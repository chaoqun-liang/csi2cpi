==> flow/design.v <==
localparam WADDR_DEPTH = 512;
localparam WDATA_WIDTH = 16;
localparam RADDR_DEPTH = 512;
localparam RDATA_WIDTH = 16;
localparam FIFO_CONTROLLER = "HARD_IP";
localparam FORCE_FAST_CONTROLLER = 0;
localparam IMPLEMENTATION = "EBR";
localparam WADDR_WIDTH = 9;
localparam RADDR_WIDTH = 9;
localparam REGMODE = "reg";
localparam RESETMODE = "async";
localparam ENABLE_ALMOST_FULL_FLAG = "TRUE";
localparam ALMOST_FULL_ASSERTION = "static-single";
localparam ALMOST_FULL_ASSERT_LVL = 511;
localparam ALMOST_FULL_DEASSERT_LVL = 510;
localparam ENABLE_ALMOST_EMPTY_FLAG = "TRUE";
localparam ALMOST_EMPTY_ASSERTION = "static-single";
localparam ALMOST_EMPTY_ASSERT_LVL = 1;
localparam ALMOST_EMPTY_DEASSERT_LVL = 2;
localparam ENABLE_DATA_COUNT_WR = "FALSE";
localparam ENABLE_DATA_COUNT_RD = "FALSE";
localparam FAMILY = "LIFCL";
module axi4s_slave_if #(parameter DATA_WIDTH = 48)
	(
		input  logic         axi4s_sclk_i,
		input  logic         axi4s_rstn_i,
		input  logic         axi4s_svalid_i,
		output logic         axi4s_sready_o,
		input  logic [DATA_WIDTH-1:0]  axi4s_sdata_i,
		output logic [DATA_WIDTH-1:0]  axi4s_sdata_o
	);
	typedef enum logic { IDLE, START } state;  
	state state_s, next_state_s;
	logic  axi4s_handshake;  
	logic  axi4s_sready;
	assign axi4s_handshake = axi4s_svalid_i & axi4s_sready_o;
	assign axi4s_sready = (state_s == START) ? 1'b1 : 1'b0;  
	assign axi4s_sready_o = axi4s_sready;
	always_ff @(posedge axi4s_sclk_i) begin : sample_data 
		if(~axi4s_rstn_i) begin
			axi4s_sdata_o <= 'h0;
		end else begin
			if(axi4s_handshake) begin
				axi4s_sdata_o <= axi4s_sdata_i;
				end
			end
	end
	always_comb begin : state_logic
		  next_state_s = IDLE;
		  case(state_s)
			IDLE:  next_state_s = START;
			START: next_state_s = START;
		  endcase
	end
	always_ff @(posedge axi4s_sclk_i) begin : set_machine_state
		if (~axi4s_rstn_i) begin
			state_s <= IDLE;
		end else begin
			state_s <= next_state_s;
		end
	end
endmodule
### From RTL to reports: axi4s_slave_if

The steps from the RTL of axi4s_slave_if to its reports follow in flow order.
Lines are those of the file above, counted from 1.
Library cell names are shortened.
Not given: -

| design | value |
|---|---|
| design top | axi4s_slave_if |
| clock | axi4s_sclk_i |
| cell library | sky130hd |
| timing corner | tt_025C_1v80 |

### After elaboration

Source: Yosys, flattened and elaborated, memories not mapped. Widths are those after wreduce; folded enables and synchronous resets count as part of the registers. Registers that Yosys merges into a memory's read port (data or address) are not register bits. Print and check cells do not count. Equal cells are merged and count once.

| storage and ports | value |
|---|---|
| flip-flop bits (word level) | 49 |
| bits in latches | 0 |
| bits in writable memories | 0 |
| memory bits (read-only) | 0 |
| word width x clocked read ports | 0 |
| memories | 0 |
| input bits | 51 |
| output and inout port bits | 49 |
| elaborated cells | 4 |

| cells by class | value |
|---|---|
| add/sub/neg operators | 0 |
| multiply operators | 0 |
| div/mod/pow operators | 0 |
| magnitude comparators | 0 |
| equal/unequal tests | 0 |
| shifts and indexed selects | 0 |
| muxes and demuxes | 1 |
| bitwise operators | 1 |
| reductions and logical operators | 0 |

Operators by type and width:

| cell | count |
|---|---|
| AND 1 bit | 1 |
| 2-to-1 mux 1 bit | 1 |

### Logic depth

Longest topological path by Yosys (ltp), each cell counted once; first at word level (registers and memories cut), then after technology mapping (sequential cells cut; the memories' decode and read muxes count).

| logic depth | value |
|---|---|
| word-level depth | 2 |
| ABC_AREA | 0 |
| mapped depth | 5 |
| mapped depth without buffers | 2 |

### Synthesis result

The flow's flattened synthesis, as Yosys stat reports it; memories are mapped. The netlist is that of the ABC_AREA named above (0 if unset); the other value can give another one.
Totals and module areas in this step are rounded.

Cells by type:

| type | count | area in all (sq um) |
|---|---|---|
| dfxtp_1 | 49 | 980.941 |
| nand4_1 | 48 | 300.288 |
| nand2_1 | 48 | 180.173 |
| o21ai_2 | 20 | 175.168 |
| o21ai_1 | 28 | 140.134 |
| buf_2 | 13 | 65.062 |
| buf_6 | 4 | 45.043 |
| buf_4 | 5 | 37.536 |
| buf_1 | 3 | 11.261 |
| and2_4 | 1 | 8.758 |
| clkbuf_1 | 1 | 3.754 |

| mapped netlist | value |
|---|---|
| mapped cells | 220 |
| synthesis area | 1900 sq um |
| area of sequential cells | 980 sq um |
| mapped flip-flops | 49 |
| buffer cells | 26 |

### Worst setup path after synthesis

OpenSTA on the mapped netlist: ideal clock, no wires. The path of least setup slack (recovery checks aside). Input and output delay are each 20% of the period. Register names are those of the netlist, which keeps one name where synthesis merged equal registers.

| timing path post-synthesis | value |
|---|---|
| path kind | register to register |
| start point | register state_s |
| end point | register axi4s_sdata_o[25] |
| period | 1.32 ns |
| setup time | 0.115 ns |
| time at the first pin | 0.000 ns |
| data arrival time | 0.914 ns |
| data required time | 1.205 ns |
| slack | 0.291 ns |
| delay of the path | 1.029 ns |
| stages | 5 |
| path buffers | 2 |
| period reached after synthesis | 1.029 ns |

"delay of the path" is the arrival time less input delay plus setup time.
"stages" counts driving pins, that of a launching flip-flop among them; a cell with two outputs on the path counts twice.
"period reached after synthesis" is the clock period less the worst setup slack; recovery checks do not enter. This is arithmetic on one report: input and output delays are still those of the set period (20% each).
Between the ends stands the longest chain of elaborated cells between them, by number of cells; it is not shown to be the way that was timed. Of several equally long chains one is given.
A line is the first line of the expression or statement that the cell stems from. Yosys adds cells for indexed reads and writes and turns some case tables into memories.

| between the ends, post-synthesis | value |
|---|---|
| cell sequence | dfxtp_1 -> and2_4 -> buf_6 -> buf_6 -> o21ai_2 |
| cells in the longest elaborated chain | 2 |
| elaborated cells between the ends (all ways) | 2 |
| RTL lines with such cells | 2 |
| classes of those cells | 1 x mux; 1 x logic |

Ends and longest elaborated chain, post-synthesis:

| what | RTL line | source |
|---|---|---|
| from (decl) | 33 | `state state_s, next_state_s;` |
| from (assign) | 57 | `state_s <= IDLE;` |
| from (assign) | 59 | `state_s <= next_state_s;` |
| 2-to-1 mux 1 bit | 37 | `assign axi4s_sready = (state_s == START) ? 1'b1 : 1'b0;` |
| AND 1 bit | 36 | `assign axi4s_handshake = axi4s_svalid_i & axi4s_sready_o;` |
| to (assign) | 41 | `axi4s_sdata_o <= 'h0;` |
| to (assign) | 44 | `axi4s_sdata_o <= axi4s_sdata_i;` |
| to (decl) | 30 | `output logic [DATA_WIDTH-1:0] axi4s_sdata_o` |

Top module axi4s_slave_if; platform sky130hd; tools Yosys and OpenROAD; 2 stored runs in no particular order. Input and output delays are each 20% of the period that was set; the output load is 0.01 pF.
Settings: . = not set for that run.

| run name | period_ns | CORE_UTILIZATION | SETUP_SLACK_MARGIN | CELL_PAD_IN_SITES_GLOBAL_PLACEMENT | CELL_PAD_IN_SITES_DETAIL_PLACEMENT | CTS_CLUSTER_SIZE | CTS_CLUSTER_DIAMETER | CAP_MARGIN | SLEW_MARGIN | MIN_ROUTING_LAYER | MAX_ROUTING_LAYER | CORE_MARGIN | PLACE_DENSITY | CORE_ASPECT_RATIO |
|---|---|---|---|---|---|---|---|---|---|---|---|---|---|---|
| record 1 | 1.58 | 40 | -0.11 | 0 | 2 | 69 | 183 | 40 | 15 | met2 | met4 | 2 | . | . |
| record 2 | 1.51 | 43 | 0.09 | 2 | . | . | . | 20 | 20 | met1 | . | 2 | 0.44 | 0.97 |

Record 1: not finished: placement ended with error DPL-0033
Record 2: not finished: placement ended with error GPL-0301
